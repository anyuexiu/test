==> flow/design.v <==
module AHB_reg(
	hclk,
	hreset,
	hsel,
	hready_in,
	hwrite,
	htrans,
	haddr,
	hwdata,
	hrdata,
	error,
	dma_axi_start,
	dma_axi_done,
	dma_cfg_saddr,
	dma_cfg_daddr,
	dma_cfg_number,
	dma_init
);
input hclk;
input hreset;
input hsel;
input hready_in;
input hwrite;
input [1:0] htrans;
input [31:0] haddr;
input [31:0] hwdata;
output [31:0] hrdata;
output error;
output dma_axi_start;
input dma_axi_done;
output [31:0] dma_cfg_saddr;
output [31:0] dma_cfg_daddr;
output [13:0] dma_cfg_number;
output dma_init;
reg hsel_r;
reg hwrite_r;
reg [1:0] htrans_r;
reg [31:0] hwaddr_r;
reg [31:0] hraddr_r;
always@(posedge hclk) begin
	if(!hreset) begin
		hsel_r <= 1'd0;
		hwrite_r <= 1'd0;
		htrans_r <= 2'd0;
		hwaddr_r <= 31'd0;
		hraddr_r <= 31'd0;
	end
	else begin
		if(hready_in && hsel) begin
			hsel_r <= hsel;
			hwrite_r <= hwrite;
			htrans_r <= htrans;
			if(hwrite) begin
				hwaddr_r <= haddr;
				hraddr_r <= hraddr_r;
			end
			else begin
				hwaddr_r <= hwaddr_r;
				hraddr_r <= haddr;
			end
		end
		else begin
			hsel_r <= hsel_r;
			hwrite_r <= hwrite_r;
			htrans_r <= htrans_r;
			hwaddr_r <= hwaddr_r;
			hraddr_r <= hraddr_r;
		end
	end
end
wire wen = hready_in && hsel_r && hwrite_r && dma_axi_done;
reg [31:0] dma_cfg_saddr;
always@(posedge hclk) begin
	if(!hreset) begin
		dma_cfg_saddr <= 32'd0;
	end
	else begin
		if(wen && hwaddr_r == 32'h0000_0000) begin
			dma_cfg_saddr <= hwdata;
		end
		else begin
			dma_cfg_saddr <= dma_cfg_saddr;
		end
	end
end
reg [31:0] dma_cfg_daddr;
always@(posedge hclk) begin
	if(!hreset) begin
		dma_cfg_daddr <= 32'd0;
	end
	else begin
		if(wen && hwaddr_r == 32'h0000_0004) begin
			dma_cfg_daddr <= hwdata;
		end
		else begin
			dma_cfg_daddr <= dma_cfg_daddr;
		end
	end
end
reg [13:0] dma_cfg_number;
always@(posedge hclk ) begin
	if(!hreset) begin
		dma_cfg_number <= 14'd0;
	end
	else begin
		if(wen && hwaddr_r == 32'h0000_0008) begin
			dma_cfg_number <= hwdata[13:0];
		end
		else begin
			dma_cfg_number <= dma_cfg_number;
		end
	end
end
reg dma_axi_start;
always@(posedge hclk) begin
	if(!hreset) begin
		dma_axi_start <= 1'd0;
	end
	else begin
		if(wen && hwaddr_r == 32'h0000_000c) begin
			dma_axi_start <= hwdata[0];
		end
		else if(dma_axi_done) begin
			dma_axi_start <= 1'd0;
		end
		else begin
			dma_axi_start <= dma_axi_start;
		end
	end
end
reg [31:0] hrdata;
always@(*) begin
	case(hraddr_r) 
	32'h0000_0000:hrdata = dma_cfg_saddr;
	32'h0000_0004:hrdata = dma_cfg_daddr;
	32'h0000_0008:hrdata = dma_cfg_number;
	32'h0000_000c:hrdata = dma_axi_start;
	default:hrdata = 32'd0;
	endcase
end
reg error;
always@(*) begin
	if(hready_in && hsel) begin
		if(~dma_axi_done && haddr <= 32'h0000_000c && hwrite) begin
			error = 1'd1;
		end
		else if(haddr > 32'h0000_0010) begin
			error = 1'd1;
		end
		else begin
			error = 1'd0;
		end
	end
	else begin
		error = 1'b0;
	end
end
endmodule
module AHB_resp(
	hclk,
	hreset,
	error_en,
	hresp,
	hready
);
input hclk;
input hreset;
input error_en;
output [1:0] hresp;
output hready;
localparam OKAY = 2'b00;
localparam ERROR = 2'b01;
localparam RETRY = 2'b10;
localparam SPLIT = 2'b11;
localparam AHB_resp_okay = 2'b00;
localparam AHB_resp_error1 = 2'b01;
localparam AHB_resp_error2 = 2'b10;
reg [1:0] state;
always@(posedge hclk) begin
	if(!hreset) begin
		state <= AHB_resp_okay;
	end
	else begin
		case(state)
		AHB_resp_okay:begin
			if(error_en) begin
				state <= AHB_resp_error1;
			end
			else begin
				state <= state;
			end
		end
		AHB_resp_error1:begin
			state <= AHB_resp_error2;
		end
		AHB_resp_error2:begin
			state <= AHB_resp_okay;
		end
		default:begin
			state <= AHB_resp_okay;
		end
		endcase
	end
end
assign hready = (state == AHB_resp_error1) ? 1'b0:1'b1;
assign hresp = (state == AHB_resp_okay)?OKAY:ERROR;
endmodule
module AHB_slave(
	hclk,
	hreset,
	hsel,
	hready_in,
	hwrite,
	htrans,
	haddr,
	hwdata,
	hrdata,
	hready,
	hresp,
	dma_cfg_saddr,
	dma_cfg_daddr,
	dma_cfg_number,
	dma_axi_start,
	dma_axi_done
);
input hclk;
input hreset;
input hsel;
input hready_in;
input hwrite;
input [1:0] htrans;
input [31:0] haddr;
input [31:0] hwdata;
output [31:0] hrdata;
output [1:0] hresp;
output hready;
wire error;
output dma_axi_start;
input dma_axi_done;
output [31:0] dma_cfg_saddr;
output [31:0] dma_cfg_daddr;
output [13:0] dma_cfg_number;
AHB_reg u_AHB_reg(
	.hclk(hclk),
	.hreset(hreset),
	.hsel(hsel),
	.hready_in(hready_in),
	.hwrite(hwrite),
	.htrans(htrans),
	.haddr(haddr),
	.hwdata(hwdata),
	.hrdata(hrdata),
	.error(error),
	.dma_axi_start(dma_axi_start),
	.dma_axi_done(dma_axi_done),
	.dma_cfg_saddr(dma_cfg_saddr),
	.dma_cfg_daddr(dma_cfg_daddr),
	.dma_cfg_number(dma_cfg_number),
	.dma_init()
);
AHB_resp u_AHB_resp(
	.hclk(hclk),
	.hreset(hreset),
	.error_en(error),
	.hresp(hresp),
	.hready(hready)
);
endmodule
Reports on AHB_slave --
Tool output for the design above, in the order of the flow. Line numbers count from 1 in the design file above. Cell names lack the library's common part. The mark -- stands for no value.
Design: top module AHB_slave, clock hclk, cell library sky130hd, timing corner tt_025C_1v80

Elaborated design --
Counts by Yosys on the flattened word-level netlist (proc, flatten, opt, wreduce; memories kept). Register bits leave out memories and registers merged into their read ports (data or address). Print and check cells are left out. Cells with the same type and inputs are merged into one.
Storage and ports: bits in registers 147, output and inout bits 114, word-level cells 47
Operators by class: order comparisons 2, eq/ne operators 8, multiplexer cells 10, bitwise logic cells 2, reduce/logical cells 16
Operators by type and width (count):
- 32-bit by 4-bit == test with 1-bit output (second input constant) | 4
- 32-bit case mux with 4-bit select | 1
- 32-bit by 3-bit == test with 1-bit output (second input constant) | 2
- 32-bit zero test | 2
- 32-bit by 4-bit less-or-equal comparator with 1-bit output (second input constant) | 1
- 32-bit by 5-bit greater-than comparator with 1-bit output (second input constant) | 1
- 1-bit logical AND | 10
- 1-bit two-way mux | 7
- 2-bit AND reduction | 2
- 2-bit case mux with 2-bit select | 1
- 1-bit NOT | 2
- 2-bit by 1-bit == test with 1-bit output (second input constant) | 1
- 2-bit != test (second input constant) | 1
- 2-bit zero test | 1
- 2-bit nonzero test | 1
- 2-bit two-way mux | 1

Depth --
Depth = most cells in a row (Yosys ltp): at word level without a register or memory, in the mapped netlist without a sequential cell, where the memories' decode and read muxes count.
Depth: depth in word-level cells 7, ABC_AREA 1, gate-level depth with buffers 10, gate-level depth less buffers 9

After synthesis --
Source: synth_stat.txt of the flow (Yosys; design flattened, memories mapped). It holds for the ABC_AREA given above (unset counts as 0); a run with the other value may have another netlist.
Cells by type:
- dfxtp_1 | count 148, area in all 2.96E+03 um2
- nor2_1 | count 278, area in all 1.04E+03 um2
- nand3_1 | count 167, area in all 835.802 um2
- nand2_1 | count 196, area in all 735.706 um2
- o21ai_0 | count 42, area in all 210.202 um2
- inv_1 | count 51, area in all 191.434 um2
- a21oi_1 | count 37, area in all 185.178 um2
- buf_6 | count 10, area in all 112.608 um2
- buf_2 | count 19, area in all 95.091 um2
- buf_4 | count 11, area in all 82.579 um2
- clkbuf_1 | count 19, area in all 71.318 um2
- nor2_4 | count 6, area in all 67.565 um2
- nor2_2 | count 5, area in all 31.28 um2
- nand3_2 | count 3, area in all 30.029 um2
- nor3_2 | count 2, area in all 20.019 um2
- buf_1 | count 4, area in all 15.014 um2
- nand3b_1 | count 2, area in all 15.014 um2
- nor3_1 | count 3, area in all 15.014 um2
Not listed: further types 7, cells in them 12.
Mapped netlist: cells in the netlist 1015, cell area after synthesis 6781.5 um2, flip-flop cells 148, buffer cells 64

Timing after synthesis --
Source: OpenSTA report_checks on the synthesized netlist (no wires, ideal clock, input and output delay 20% of the period each), path of least setup slack; recovery checks are left aside. Register names are those of the netlist, which keeps one name where synthesis merged equal registers.
Path post-synthesis: kind flip-flop to output port, start point register u_AHB_reg.hraddr_r[14], end point output hrdata[17], period 1.93 ns, external output delay 0.386 ns, time at the first pin 0.000 ns, arrival time 1.229 ns, required time 1.544 ns, setup slack 0.315 ns, path delay 1.229 ns, stages on the path 9, path buffers 1, synthesis period reached 1.615 ns
"path delay" is the arrival time less input delay plus setup time. At an output port there is no setup time. "stages on the path" counts driving pins, that of a launching flip-flop among them; a cell with two outputs on the path counts twice. "synthesis period reached" is the clock period less the worst setup slack; recovery checks do not enter. This is arithmetic on one report: input and output delays are still those of the set period (20% each). Between the ends stands the longest chain of elaborated cells between them, by number of cells; it is not shown to be the way that was timed. Of several equally long chains one is given. Each line given opens the expression or statement behind the cell; cells for indexed reads and writes are added by Yosys, which also makes memories of some case tables. At most two assigning lines are given for a register; there are more.
On the way, post-synthesis: cell sequence dfxtp_1 -> nor2_1 -> nand2_1 -> nor2_1 -> nand2_1 -> inv_2 -> clkbuf_1 -> nand3_1 -> nand2_1, length of the longest elaborated chain 2
Ends and longest elaborated chain, post-synthesis:
- start: declaration | line 39 | reg [31:0] hraddr_r;
- start: assignment | line 55 | hraddr_r <= hraddr_r;
- start: assignment | line 59 | hraddr_r <= haddr;
- 32-bit by 4-bit == test with 1-bit output | line 133 | case(hraddr_r)
- 32-bit case mux with 4-bit select | line 133
- end: declaration | line 234 | output [31:0] hrdata;

Worst path after layout --
From the final timing report of run 1: the path of least setup slack in the routed layout; clock arrival at registers is part of the times.
Path post-layout: kind flip-flop to output port, start point register u_AHB_reg.hraddr_r[19], end point output hrdata[20], period 2.11 ns, external output delay 0.42 ns, time at the first pin 0.42 ns, arrival time 2.07 ns, required time 1.69 ns, setup slack -0.38 ns, stages on the path 13, path buffers 5
Between the ends stands the longest chain of elaborated cells between them, by number of cells; it is not shown to be the way that was timed. Of several equally long chains one is given. At most two assigning lines are given for a register; there are more.
On the way, post-layout: cell sequence dfxtp_1 -> nor2_1 -> nand2_1 -> nor2_2 -> nand2_4 -> nor2_4 -> buf_6 -> buf_6 -> buf_12 -> buf_16 -> nand2_2 -> nand2_1 -> buf_2, length of the longest elaborated chain 2
Ends and longest elaborated chain, post-layout:
- start: declaration | line 39 | reg [31:0] hraddr_r;
- start: assignment | line 55 | hraddr_r <= hraddr_r;
- start: assignment | line 59 | hraddr_r <= haddr;
- 32-bit by 4-bit == test with 1-bit output | line 133 | case(hraddr_r)
- 32-bit case mux with 4-bit select | line 133
- end: declaration | line 234 | output [31:0] hrdata;

Ticket comment

Below are 2 stored runs of the flow (Yosys, OpenROAD; platform sky130hd) on AHB_slave, each with its settings and what was measured, unordered. Constraints: input delay and output delay 20% of the set period each, output load 0.01 pF.
By "time of the worst setup path" is meant the share of the clock period that the worst setup path is allowed (20% is reserved at inputs, 20% at outputs), minus its slack. Clock arrival times at its registers enter into it.
"total design power" rests on the timing tool's default activity at the inputs, not on a simulated workload.

[run 1] flow files
==> flow/run.sh <==
#!/bin/bash
# the make line also repeats the synthesis and layout settings of config.mk as NAME=value (left out here)
make -C /OpenROAD-flow-scripts/flow DESIGN_CONFIG=/design/flow/config.mk WORK_HOME=/design/flow/orfs CLKGATE_MAP_FILE= finish
==> flow/config.mk <==
export PLATFORM = sky130hd
export DESIGN_NAME = AHB_slave
export DESIGN_NICKNAME = AHB_slave
export VERILOG_FILES = /design/flow/design.v
export SDC_FILE = /design/flow/constraint.sdc
export NUM_CORES = 4
export LEC_CHECK = 0
export ABC_AREA = 1
export CAP_MARGIN = 20
export CELL_PAD_IN_SITES_GLOBAL_PLACEMENT = 0
export CORE_MARGIN = 3
export CORE_UTILIZATION = 24
export CTS_CLUSTER_DIAMETER = 315
export CTS_CLUSTER_SIZE = 71
export SETUP_SLACK_MARGIN = 0.53
export SLEW_MARGIN = 40
==> flow/constraint.sdc <==
create_clock -name core_clock -period 2.11 [get_ports {hclk}]
set_input_delay 0.4220 -clock core_clock [delete_from_list [all_inputs] [get_ports {hclk}]]
set_output_delay 0.4220 -clock core_clock [all_outputs]
set_load 0.01 [all_outputs]

[run 1] result: time of the worst setup path 2.07 ns; critical path kind flip-flop to output port; total die area 30309.1 um2; utilization after routing 0.405; setup slack of the worst path -0.381 ns; total design power 7156 uW; post-synthesis cell area 6781.5 um2; sum of negative setup slack -10.279 ns

[run 2] flow files
==> flow/run.sh <==
#!/bin/bash
# the make line also repeats the synthesis and layout settings of config.mk as NAME=value (left out here)
make -C /OpenROAD-flow-scripts/flow DESIGN_CONFIG=/design/flow/config.mk WORK_HOME=/design/flow/orfs CLKGATE_MAP_FILE= finish
==> flow/config.mk <==
export PLATFORM = sky130hd
export DESIGN_NAME = AHB_slave
export DESIGN_NICKNAME = AHB_slave
export VERILOG_FILES = /design/flow/design.v
export SDC_FILE = /design/flow/constraint.sdc
export NUM_CORES = 4
export LEC_CHECK = 0
export ABC_AREA = 1
export CAP_MARGIN = 20
export CORE_ASPECT_RATIO = 0.6
export CORE_MARGIN = 2
export CORE_UTILIZATION = 36
export CTS_CLUSTER_SIZE = 15
export GPL_ROUTABILITY_DRIVEN = 0
export GPL_TIMING_DRIVEN = 1
export HOLD_SLACK_MARGIN = 0.27
export MAX_ROUTING_LAYER = met5
export PLACE_DENSITY_LB_ADDON = 0.2
export SLEW_MARGIN = 20
export TNS_END_PERCENT = 50
==> flow/constraint.sdc <==
create_clock -name core_clock -period 2.77 [get_ports {hclk}]
set_input_delay 0.5540 -clock core_clock [delete_from_list [all_inputs] [get_ports {hclk}]]
set_output_delay 0.5540 -clock core_clock [all_outputs]
set_load 0.01 [all_outputs]

[run 2] result: total die area 19988.0 um2; post-synthesis cell area 6781.5 um2; utilization after routing 0.527; setup slack of the worst path -0.086 ns; time of the worst setup path 2.30 ns; critical path kind flip-flop to output port; total design power 5298 uW; sum of negative setup slack -0.086 ns
