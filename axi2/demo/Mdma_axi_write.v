==> flow/design.v <==
module Mdma_axi_write(
	aclk,
	areset,
	valid,
	head_addr,
	burst_len,
	free,
	fifo_ren,
	fifo_rdata,
	awaddr,
	awlen,
	awvalid,
	awready,
	wdata,
	wvalid,
	wready,
	wlast,
	bvalid,
	bready,
);
input aclk;
input areset;
input valid;
input [31:0] head_addr;
input [4:0] burst_len;
output free;
output fifo_ren;
input [63:0] fifo_rdata;
output [31:0] awaddr;
output [3:0] awlen;
output awvalid;
input awready;
output [63:0] wdata;
output wvalid;
input wready;
output wlast;
input bvalid;
output bready;
assign wdata = fifo_rdata;
assign bready = 1'b1;
reg [31:0] awaddr;
always@(posedge aclk) begin
	if(!areset) begin
		awaddr <= 32'd0;
	end
	else if(valid) begin
		awaddr <= head_addr;
	end
	else begin
		awaddr <= awaddr;
	end
end
reg [3:0] awlen;
always@(posedge aclk) begin
	if(!areset) begin
		awlen <= 4'd0;
	end
	else if(valid) begin
		awlen <= burst_len - 1'b1;
	end
	else begin
		awlen <= awlen;
	end
end
reg awvalid;
always@(posedge aclk) begin
	if(!areset) begin
		awvalid <= 1'b0;
	end
	else if(valid) begin
		awvalid <= 1'b1;
	end
	else if(awvalid && awready) begin
		awvalid <= 1'b0;
	end
	else begin
		awvalid <= awvalid;
	end
end
reg wvalid;
always@(posedge aclk) begin
	if(!areset) begin
		wvalid <= 1'b0;
	end
	else if(valid) begin
		wvalid <= 1'b1;
	end
	else if(wvalid && wready && remain_count == 5'd1) begin
		wvalid <= 1'b0;
	end
	else begin
		wvalid <= wvalid;
	end
end
assign fifo_ren = valid || (wvalid && wready && remain_count!=5'd1);
reg [4:0] remain_count;
always@(posedge aclk)begin
	if(!areset) begin
		remain_count <= 5'd0;
	end
	else if(valid) begin
		remain_count <= burst_len;
	end
	else if(wvalid && wready) begin
		remain_count <= remain_count - 1'd1;
	end
	else begin
		remain_count <= remain_count;
	end
end
assign wlast = remain_count == 5'd1;
reg free;
always@(posedge aclk) begin
	if(!areset) begin
		free <= 1'b1;
	end
	else if(valid) begin
		free <= 1'b0;
	end
	else if(wvalid && wready && wlast) begin
		free <= 1'b1;
	end
	else begin
		free <= free;
	end
end
endmodule
# From RTL to reports: Mdma_axi_write

What the tools print for Mdma_axi_write, step after step.
Line numbers count from 1 in the design file above.
Operators: Yosys type, input widths -> output width; for muxes data width and select width s.
Library cell names are shortened.
A cell with -- has no value.

Top module: Mdma_axi_write
Clock: aclk
Library: sky130hd
Timing corner: tt_025C_1v80

# Elaborated design

Yosys after proc, flatten, opt, wreduce and memory -nomap, before mapping. Memory bits, and registers merged into a memory's read port (data or address), are not among the register bits. Print and check cells are not counted. Equal cells are merged and count once.

Elaborated cells: 26
Output and inout bits: 106
Input bits: 107
Register bits after elaboration: 44

Multiplexer cells: 8
Equality and inequality tests: 2
Add/sub/neg operators: 2
Reductions and logical operators: 8

Operators by type and width:

| kind                | count |
| $mux 5              | 2 |
| $reduce_bool 2->1   | 3 |
| $mux 1              | 6 |
| $sub 5x1->5 const B | 1 |
| $eq 5x1->1 const B  | 1 |
| $ne 5x1->1 const B  | 1 |
| $logic_and 1x1->1   | 4 |
| $sub 4x1->4 const B | 1 |
| $logic_or 1x1->1    | 1 |

# Longest topological paths

Depth = most cells in a row (Yosys ltp): at word level without a register or memory, in the mapped netlist without a sequential cell, where the memories' decode and read muxes count.

Depth after elaboration: 4
ABC_AREA: 0
Gate-level depth with buffers: 5
Depth with buffers taken out: 5

# Synthesis result

Source: synth_stat.txt of the flow (Yosys; design flattened, memories mapped). It holds for the ABC_AREA given above (unset counts as 0); a run with the other value may have another netlist.
The area totals of this step are shown rounded.

Chip area (Yosys): 0.002266 mm²
Mapped flip-flops: 44
Buffers: 74
Standard cells after synthesis: 231
Area of sequential cells: 0.0008808 mm²

Cell types:

| cell     | count | area in all (µm²) |
| dfxtp_1  | 44    | 880.845 |
| buf_4    | 67    | 502.982 |
| mux2i_1  | 32    | 320.307 |
| nor2b_1  | 32    | 200.192 |
| o211a_1  | 4     | 40.038 |
| ha_1     | 3     | 37.536 |
| o21ai_0  | 7     | 35.034 |
| xnor2_1  | 3     | 26.275 |
| a21boi_0 | 3     | 22.522 |
| nand2_1  | 6     | 22.522 |
| a31oi_1  | 3     | 18.768 |
| a21oi_1  | 3     | 15.014 |
| clkbuf_1 | 4     | 15.014 |
| inv_1    | 4     | 15.014 |
| nor4b_2  | 1     | 15.014 |
| or3_1    | 2     | 12.512 |
| buf_6    | 1     | 11.261 |
| a311o_1  | 1     | 10.01 |

Not listed: further types 10, cells in them 11.

# Worst setup path after synthesis

Source: OpenSTA report_checks on the synthesized netlist (no wires, ideal clock, input and output delay 20% of the period each), path of least setup slack; recovery checks are left aside. Register names are those of the netlist, which keeps one name where synthesis merged equal registers.

Path kind: register to output
Start point: reg remain_count[0]
End point: out fifo_ren
Clock period: 1.55 ns
Slack: 0.117 ns
Stages: 4
Data arrival time: 1.123 ns
Delay of the path: 1.123 ns
Required time: 1.240 ns
Time at the first pin: 0.000 ns
External output delay: 0.310 ns
Path buffers: 0
Period reached after synthesis: 1.433 ns

"delay of the path" is the arrival time less input delay plus setup time.
At an output port there is no setup time.
"stages" counts driving pins, that of a launching flip-flop among them; a cell with two outputs on the path counts twice.
"period reached after synthesis" = period - worst setup slack (recovery checks aside). The figure is calculated, with input and output delays left at 20% of the set period.
Between the ends stands the longest chain of elaborated cells between them, by number of cells; it is not shown to be the way that was timed. Of several equally long chains one is given.
A line is the first line of the expression or statement that the cell stems from. Yosys adds cells for indexed reads and writes and turns some case tables into memories.
A register here has more assigning lines than the two given.

Cells stage by stage: dfxtp_1 ha_1 nor4b_2 o21ai_0
Length of the longest elaborated chain: 3
Elaborated cells on any way between the ends: 3
Source lines of those cells: 1
Those cells by class: eq/ne: 1; reduce/logical: 2

RTL lines, path after synthesis:

| element           | line | source |
| from (decl)       | 96   | `reg [4:0] remain_count;` |
| from (assign)     | 102  | `remain_count <= burst_len;` |
| from (assign)     | 105  | `remain_count <= remain_count - 1'd1;` |
| $ne 5x1->1        | 95   | `assign fifo_ren = valid \|\| (wvalid && wready && remain_count!=5'd1);` |
| $logic_and 1x1->1 | 95   |  |
| $logic_or 1x1->1  | 95   |  |
| to (decl)         | 27   | `output fifo_ren;` |

Some nets on the timed path still bear RTL names; the line given drives or declares the net.

Named nets, after synthesis:

| net   | line | source |
| wlast | 111  | `assign wlast = remain_count == 5'd1;` |

# Worst path after layout

From the final timing report of flow run 1: the path of least setup slack in the routed layout; clock arrival at registers is part of the times.

Path kind: register to output
Start point: reg remain_count[1]
End point: out wlast
Clock period: 1.67 ns
Required time: 1.34 ns
Stages: 6
Time at the first pin: 0.29 ns
Data arrival time: 1.31 ns
Slack: 0.03 ns
External output delay: 0.33 ns
Path buffers: 2

Between the ends stands the longest chain of elaborated cells between them, by number of cells; it is not shown to be the way that was timed. Of several equally long chains one is given.
A register here has more assigning lines than the two given.

Cells stage by stage: dfxtp_2 inv_2 ha_4 nor4b_4 buf_4 buf_6
Length of the longest elaborated chain: 1
Elaborated cells on any way between the ends: 1
Those cells by class: eq/ne: 1

RTL lines, path after layout:

| element       | line | source |
| from (decl)   | 96   | `reg [4:0] remain_count;` |
| from (assign) | 102  | `remain_count <= burst_len;` |
| from (assign) | 105  | `remain_count <= remain_count - 1'd1;` |
| $eq 5x1->1    | 111  | `assign wlast = remain_count == 5'd1;` |
| to (decl)     | 36   | `output wlast;` |

==> runs of Mdma_axi_write <==
Below are 2 stored runs of the flow (Yosys, OpenROAD; platform sky130hd) on Mdma_axi_write, each with its settings and what was measured, unordered. Constraints: input delay and output delay 20% of the set period each, output load 0.01 pF.
"achieved period" is the run's clock period less its worst setup slack. It is reckoned from that one timing run; input and output delays stay at 20% of the period that was set.
By "critical setup path time" is meant the share of the clock period that the worst setup path is allowed (20% is reserved at inputs, 20% at outputs), minus its slack. Clock arrival times at its registers enter into it.
By "power consumption" is meant OpenSTA's value without simulated activity: inputs other than the clock are taken to toggle once in ten clock periods, and the tool carries that through the logic.
The measured numbers are rounded.
Among the settings, -- means not set for that run.

| setting or result                      | flow run 1         | flow run 2         |
| period_ns                              | 1.67               | 1.96               |
| CORE_UTILIZATION                       | 49                 | 23                 |
| CAP_MARGIN                             | 20                 | 10                 |
| CORE_MARGIN                            | 2                  | 9                  |
| SLEW_MARGIN                            | 20                 | 20                 |
| PLACE_DENSITY                          | --                 | 0.61               |
| HOLD_SLACK_MARGIN                      | --                 | 0.02               |
| CORE_ASPECT_RATIO                      | --                 | 0.71               |
| CELL_PAD_IN_SITES_DETAIL_PLACEMENT     | --                 | 1                  |
| ABC_AREA                               | --                 | 1                  |
| GPL_TIMING_DRIVEN                      | --                 | 0                  |
| MAX_ROUTING_LAYER                      | --                 | met4               |
| full die area (mm²)                    | 0.005184           | 0.01354            |
| smallest hold slack (ns)               | 0.447              | 0.450              |
| critical setup path time (ns)          | 1.31               | 1.40               |
| type of the worst setup path           | register to output | register to output |
| total negative setup slack (ns)        | 0.000              | 0.000              |
| post-layout utilization (%)            | 64.8               | 43.2               |
| mapped cell area after synthesis (mm²) | 0.002266           | 0.002215           |
| power consumption (mW)                 | 2.522              | 2.514              |
| worst slack on setup checks (ns)       | 0.028              | 0.166              |
| std-cell area (final layout) (mm²)     | 0.00286            | 0.003951           |
| achieved period (ns)                   | 1.642              | 1.794              |
